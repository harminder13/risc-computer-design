==> flow/design.v <==
module MDR(
	input wire clk,			 
	input wire Clear,			 
	input wire[31:0] BusMuxOut, 
	input wire[31:0] MDataIn,
	input wire MDRead,
	input wire MDRIn,         
	output reg[31:0] Q
);
reg[31:0] InputD;
always @(posedge clk) begin 
InputD = MDRead ? MDataIn : BusMuxOut;
	if (Clear)
		Q <= 31'b0; 	 
	else if (MDRIn)
		Q <= InputD;
end
endmodule  
# Tool chain data of MDR
# Tool output for the design above, in the order of the flow.
# Line numbers count from 1 in the design file above.
# Cell names lack the library's common part.
# The mark n/a stands for no value.
# setup
design,MDR
clock_port,clk
cell_library,sky130hd
lib_corner,tt_025C_1v80

# After elaboration
# Source: Yosys, flattened and elaborated, memories not mapped. Widths are those after wreduce; folded enables and synchronous resets count as part of the registers. Registers that Yosys merges into a memory's read port (data or address) are not register bits. Print and check cells do not count. Equal cells are merged and count once.
# bits
word_cells,2
output_inout_bits,32
ff_bits,32
# classes
mux,1
# ops
cell,n
32-bit 2-to-1 mux,1

# Logic depth
# Yosys ltp: most cells in a row. Word level: on the elaborated netlist, between registers, memories and ports. Mapped: between sequential cells and ports; inverters and the memories' decode and read muxes count.
# depth
depth_word,1
abc_area,0
mapped_depth,4

# After synthesis
# Yosys stat after the flow's synthesis: flattened, memories mapped to cells. It holds for the ABC_AREA given above (unset counts as 0); a run with the other value may have another netlist.
# The area totals of this step are shown rounded.
# types
cell,n,type_area_um2
dfxtp_1,32,640.614
mux2i_1,32,320.307
a211oi_1,32,240.23
nor2_1,32,120.115
buf_12,3,60.058
clkbuf_1,6,22.522
buf_2,3,15.014
buf_6,1,11.261
buf_4,1,7.507
# mapped
mapped_cells,142
sequential_area_mm2,0.000641
mapped_area_mm2,0.00144
ff_cells,32

# Path before layout
# Source: OpenSTA report_checks on the synthesized netlist (no wires, ideal clock, input and output delay 20% of the period each), path of least setup slack; recovery checks are left aside. Register names are those of the netlist, which keeps one name where synthesis merged equal registers.
# synth_timing
path_type,input to register
startpoint,input port MDRead
endpoint,register Q[0]
t_required_ns,1.224
t_first_pin_ns,0.262
in_delay_ns,0.262
tclk_ns,1.31
path_stages,4
path_slack_ns,0.399
path_buffers,2
path_delay_ns,0.649
arrival_time_ns,0.825
synth_period_reached_ns,0.911
# "path_delay_ns" = arrival - input delay + setup time.
# "path_stages": output pins that drive a net of the path, with the launching flip-flop's if there is one; two outputs of one cell count as two.
# "synth_period_reached_ns" = period - worst setup slack (recovery checks aside). The figure is calculated, with input and output delays left at 20% of the set period.
# The rows between start and end are the longest chain of elaborated cells between them; the timing report does not say that the signal goes this way. Where chains are equally long, one stands for them.
# Each line given opens the expression or statement behind the cell; cells for indexed reads and writes are added by Yosys, which also makes memories of some case tables.
# synth_between
path_cell_list,buf_6 > buf_12 > mux2i_1 > a211oi_1
elab_chain_cells,1
# synth_rtl
item,line,source
start: declaration,6,"input wire MDRead,"
32-bit 2-to-1 mux,12,InputD = MDRead ? MDataIn : BusMuxOut;
end: assignment,14,Q <= 31'b0;
end: assignment,16,Q <= InputD;
end: declaration,8,output reg[31:0] Q

# Record of 2 stored runs of the RTL-to-layout flow on MDR, platform sky130hd. The runs are unordered. Constraints: input delay and output delay 20% of the set period each, output load 0.01 pF.
# Among the settings, -- means not set for that run.
stored run,period_ns,CORE_UTILIZATION,SETUP_SLACK_MARGIN,CORE_ASPECT_RATIO,CORE_MARGIN,CELL_PAD_IN_SITES_GLOBAL_PLACEMENT,CELL_PAD_IN_SITES_DETAIL_PLACEMENT,TNS_END_PERCENT,CTS_CLUSTER_SIZE,CAP_MARGIN,SLEW_MARGIN,PLACE_DENSITY_LB_ADDON,ABC_AREA,MIN_ROUTING_LAYER
run 1,0.686,31,0.2,1.56,2,2,2,5,44,20,20,--,--,--
run 2,1.4,59,--,--,10,--,--,20,--,20,20,0.09,1,met2
# Run 1: unfinished; error DPL-0033 in routing
# Run 2: unfinished; error FLW-0024 in placement
